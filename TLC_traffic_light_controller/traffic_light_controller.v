==> flow/design.v <==
`timescale 1ns / 1ps
module fsm_controller(
        input s_a , s_b , clk , res_n , timer_done ,
        output reg Ga , Gb ,Ya , Yb , Ra , Rb ,
        output reg[5:0]t_max
    );
    parameter s0 = 3'b000 , s1 = 3'b001 , s2 = 3'b010 , s3 = 3'b011, s4 =3'b100 , s5 =3'b101  ;
    reg [2:0]s_next , s_reg ;
    always @(posedge clk , negedge res_n) 
        begin 
           if(res_n) s_reg <= s_next ;    
           else s_reg <= s0 ;             
        end
    always @(*)
     begin 
        s_next = s_reg ;
        case(s_reg)
         s0 : if (~s_b) s_next = s0 ;
              else if (s_b && timer_done) s_next = s1 ;
         s1 : if (timer_done) s_next = s2 ;
              else s_next = s1 ;
         s2 : if (timer_done) s_next = s3 ;
              else s_next = s2 ;
         s3 : if (~s_a && s_b) s_next = s4 ;
              else if (s_a || s_b) s_next = s5 ;
         s4 : if (!timer_done && !s_a && s_b) s_next = s4 ;
              else if (timer_done && (s_a || !s_b)) s_next = s5 ;
         s5 : if (timer_done) s_next = s0 ; 
         default : s_next = s0 ;
        endcase
     end
     always @(*) begin 
       Ga = 1'b0 ; Gb= 1'b0 ; Ya= 1'b0 ; Yb= 1'b0 ; Ra= 1'b0 ; Rb= 1'b0 ; t_max = 0; 
       case (s_reg)
        s0 : begin {Ga , Rb} = 2'b11 ;
             t_max = 60 ;
            end
        s1 : begin {Ya , Rb} = 2'b11 ;
             t_max = 5 ;
            end
        s2 : begin {Ra , Gb} = 2'b11 ;
             t_max = 59 ;
            end
        s3 : begin {Ra , Gb} = 2'b11 ;
              t_max = 1  ;
             end
        s4 : begin {Ra , Gb} = 2'b11 ;
              t_max = 10 ;
             end
        s5 : begin {Ra , Yb} = 2'b11 ;
             t_max = 5 ;
             end
       endcase
     end
endmodule
`timescale 1ns / 1ps
module timer_nbit #(parameter n = 6)(
    input clk , res_n ,en ,
    input [n-1:0]t_max ,
    output [n-1:0]t ,
    output timer_done
    );
    reg [n-1:0]Q_next , Q_reg ;
always @(*) begin
    Q_next = Q_reg ; 
    if (en) begin
        if ((Q_reg >= t_max)) Q_next = 'b0 ;
        else Q_next = Q_reg + 1'b1 ;
    end
    else Q_next = Q_reg ;
end
always@(posedge clk , negedge res_n) begin
    if (~res_n) Q_reg <= 0 ;
    else Q_reg <= Q_next ;
end
    assign t = Q_reg ;
    assign timer_done = (t == t_max) ;
endmodule
`timescale 1ns / 1ps
module trafic_light_controller(
        input clk , res_n , s_a , s_b ,
        output [5:0]t ,
        output Ga , Ra , Ya , Gb , Yb , Rb
    );
    wire t_done ;
    wire [5:0]t_max ;
    fsm_controller d1 (.s_a(s_a) ,.s_b(s_b) , .clk(clk) ,
                       .res_n(res_n) , .timer_done(t_done)
                       ,.t_max(t_max) , .Ga(Ga) , .Gb(Gb) ,
                       .Ra(Ra) , .Rb(Rb) , .Ya(Ya) , .Yb(Yb) 
                      ) ;
    timer_nbit#(.n(6)) d2 (.clk(clk) ,.res_n(res_n) ,
                           .t_max(t_max) , .en(1'b1) ,
                           .timer_done(t_done) ,.t(t) );
endmodule
# Step by step through the tools: trafic_light_controller
# What the tools print for trafic_light_controller, step after step.
# Line numbers count from 1 in the design file above.
# Operators carry their Yosys type and port widths (W data, S select, Z words).
# Library cell names are shortened.
# A cell with - has no value.
# setup
top_module	trafic_light_controller
clock_port	clk
lib	sky130hd
lib_corner	tt_025C_1v80

# After elaboration
# Yosys after proc, flatten, opt, wreduce and memory -nomap, before mapping. Memory bits, and registers merged into a memory's read port (data or address), are not among the register bits. Print and check cells are not counted. Equal cells are merged and count once.
# bits
regBits	9
in_bits	4
out_inout_bits	12
word_cells	49
# classes
add_sub_neg	1
compare	1
eq_ne	10
mux	18
n_logic	1
reduce_logical	16
# op_table
cell	n
$pmux W6 S5	1
$mux W3	7
$pmux W3 S6	1
$mux W1	7
$ne A3 B1 Y1 const B	2
$eq A3 B2 Y1 const B	2
$eq A3 B3 Y1 const B	2
$add A6 B1 Y6 const B	1
$ge A6 B6 Y1	1
$eq A6 B6 Y1	1
$mux W6	1
$logic_and A1 B1 Y1	5
$reduce_or A2 Y1	2
$reduce_and A4 Y1	1
$reduce_or A4 Y1	1
$logic_not A1 Y1	3
$eq A3 B1 Y1 const B	1
$ne A3 B2 Y1 const B	1
$logic_not A3 Y1	1
$reduce_or A3 Y1	1
$logic_or A1 B1 Y1	2
$ne A2 B1 Y1 const B	1
$mux W2	1
$not A1 Y1	1

# Logic depth
# Yosys ltp: most cells in a row. Word level: on the elaborated netlist, between registers, memories and ports. Mapped: between sequential cells and ports; inverters and the memories' decode and read muxes count.
# logic_depth
word_depth	9
ABC_AREA	0
ltp_mapped	7
depth_no_buf	7

# Mapped cells and area
# Yosys stat after the flow's synthesis: flattened, memories mapped to cells. It holds for the ABC_AREA given above (unset counts as 0); a run with the other value may have another netlist.
# by_type
cell	n	type_area_um2
dfrtp_1	11	275.264
ha_1	7	87.584
nor2_1	10	37.536
dfstp_2	1	26.275
nand2_1	7	26.275
xor2_1	3	26.275
nand3_1	5	25.024
nand3_4	1	17.517
a21o_1	2	15.014
inv_1	4	15.014
and3_1	2	12.512
and4_4	1	11.261
a21oi_1	2	10.01
a32o_1	1	10.01
a22o_1	1	8.758
xnor2_1	1	8.758
or4_1	1	7.507
a31oi_1	1	6.256
# Other cell types: 8; their cells: 8.
# mapped
cells	69
mapped_area_um2	673.1
sequential_area_um2	301.5
ffs	12
buffers	0
# By module: a second synthesis without flattening, with its own total; a netlist apart from the flattened one above.
# unflattened
cells_unflattened	81
hier_area_um2	773.2
# Each row is one instance without its submodules.
# by_module
mod	instances	cells	mod_area_um2	mod_seq_area_um2
timer_nbit (n=6)	1	49	457.9	150.1
fsm_controller	1	31	311.5	151.4
trafic_light_controller	1	1	3.8	0.0

# Worst setup path after synthesis
# Path of least setup slack by OpenSTA after synthesis, without wires, with an ideal clock, recovery checks aside; 20% of the period is set as input and as output delay. Where synthesis merged equal registers, the netlist keeps one of their names.
# synth_timing
kind	flip-flop to flip-flop
startpoint	register d1.s_reg
endpoint	register d1.s_reg
clock_period_ns	2.28
setup_time_ns	0.118
t_first_pin_ns	0.000
arrival_ns	1.668
t_required_ns	2.162
setup_slack_ns	0.494
path_delay_ns	1.786
path_stages	8
n_path_buf	0
synth_period_reached_ns	1.786
# "path_delay_ns" = arrival - input delay + setup time.
# "path_stages" counts driving pins, that of a launching flip-flop among them; a cell with two outputs on the path counts twice.
# "synth_period_reached_ns" is the clock period less the worst setup slack; recovery checks do not enter. This is arithmetic on one report: input and output delays are still those of the set period (20% each).
# An end named without its bit number is one bit of that signal or, where synthesis recoded a state register, one of its new flip-flops.
# synth_between
cell_sequence	dfstp_2 -> or2_2 -> nor2_1 -> ha_1 -> and4_4 -> nand3_4 -> a22o_1 -> a21o_1
# synth_rtl
item	line	rtl
start, declared	8	reg [2:0]s_next , s_reg ;
start, assigned	11	if(res_n) s_reg <= s_next ;
start, assigned	12	else s_reg <= s0 ;
end, assigned	11
end, assigned	12
end, declared	8
# No chain of elaborated cells between the ends is given.
# Some nets on the timed path still bear RTL names; the line given drives or declares the net.
# synth_nets
net	line	rtl
Rb	34	case (s_reg)

# Timing after layout
# From the final timing report of record 1: the path of least setup slack in the routed layout; clock arrival at registers is part of the times.
# layout_timing
kind	flip-flop to flip-flop
startpoint	register d1.s_reg
endpoint	register d1.s_reg
clock_period_ns	1.21
setup_time_ns	0.10
t_first_pin_ns	0.28
arrival_ns	2.01
t_required_ns	1.39
setup_slack_ns	-0.62
path_stages	6
n_path_buf	0
# An end named without its bit number is one bit of that signal or, where synthesis recoded a state register, one of its new flip-flops.
# Between the ends stands the longest chain of elaborated cells between them, by number of cells; it is not shown to be the way that was timed. Of several equally long chains one is given.
# Each line given opens the expression or statement behind the cell; cells for indexed reads and writes are added by Yosys, which also makes memories of some case tables.
# layout_between
cell_sequence	dfrtp_1 -> or4_4 -> ha_4 -> nand3_4 -> a22o_1 -> a21o_1
elab_chain_cells	9
cells_between	27
classes_between	eq/ne (10); mux (9); reduce/logical (8)
# layout_rtl
item	line	rtl
start, declared	8	reg [2:0]s_next , s_reg ;
start, assigned	11	if(res_n) s_reg <= s_next ;
start, assigned	12	else s_reg <= s0 ;
$eq A3 B1 Y1	34	case (s_reg)
$reduce_or A2 Y1	-
$pmux W6 S5	34
$eq A6 B6 Y1	77	assign timer_done = (t == t_max) ;
$logic_not A1 Y1	26	s4 : if (!timer_done && !s_a && s_b) s_next = s4 ;
$logic_and A1 B1 Y1 (2 in a row)	26
$mux W3	26
$pmux W3 S6	17	case(s_reg)
end, assigned	11
end, assigned	12
end, declared	8

# Below are 2 stored runs of the flow (Yosys, OpenROAD; platform sky130hd) on trafic_light_controller, each with its settings and what was measured, unordered. Constraints: input delay and output delay 20% of the set period each, output load 0.01 pF.
# By "achieved_clock_period_ns" is meant the clock period of the run minus its worst setup slack. This is arithmetic on one report: input and output delays are still those of the set period (20% each).
# "critical_path_time_ns" = time allowed to the worst setup path (clock period - input delay - output delay, where it has them) - its slack; a late launch clock adds to it, a late capture clock takes from it.
# "totalPower_mw": no workload was simulated; the value follows from the tool's default switching activity.
# A setting shown as -- is not set for that run.
run name	period_ns	CORE_UTILIZATION	SETUP_SLACK_MARGIN	CORE_MARGIN	CELL_PAD_IN_SITES_DETAIL_PLACEMENT	ABC_AREA	CTS_CLUSTER_DIAMETER	CAP_MARGIN	SLEW_MARGIN	GPL_TIMING_DRIVEN	GPL_ROUTABILITY_DRIVEN	CTS_CLUSTER_SIZE	MIN_ROUTING_LAYER	synth_area_um2	achieved_clock_period_ns	worstSetupSlack_ns	totalPower_mw	post_route_stdcell_area_um2	design_die_area_um2	final_setup_tns_ns	critical_path_time_ns	timing.worst_path_kind	finish.utilization_pct
record 1	1.21	21	0.17	3	1	0	186	25	20	--	--	--	--	673.1	1.828	-0.618	0.7620	1273.7	3920.6	-8.765	1.83	flip-flop to flip-flop	43.9
record 2	2.98	66	-0.02	2	--	--	290	5	20	0	0	53	met2	673.1	2.474	0.506	0.2837	868.3	1291.3	0.000	1.88	flip-flop to output port	92.8
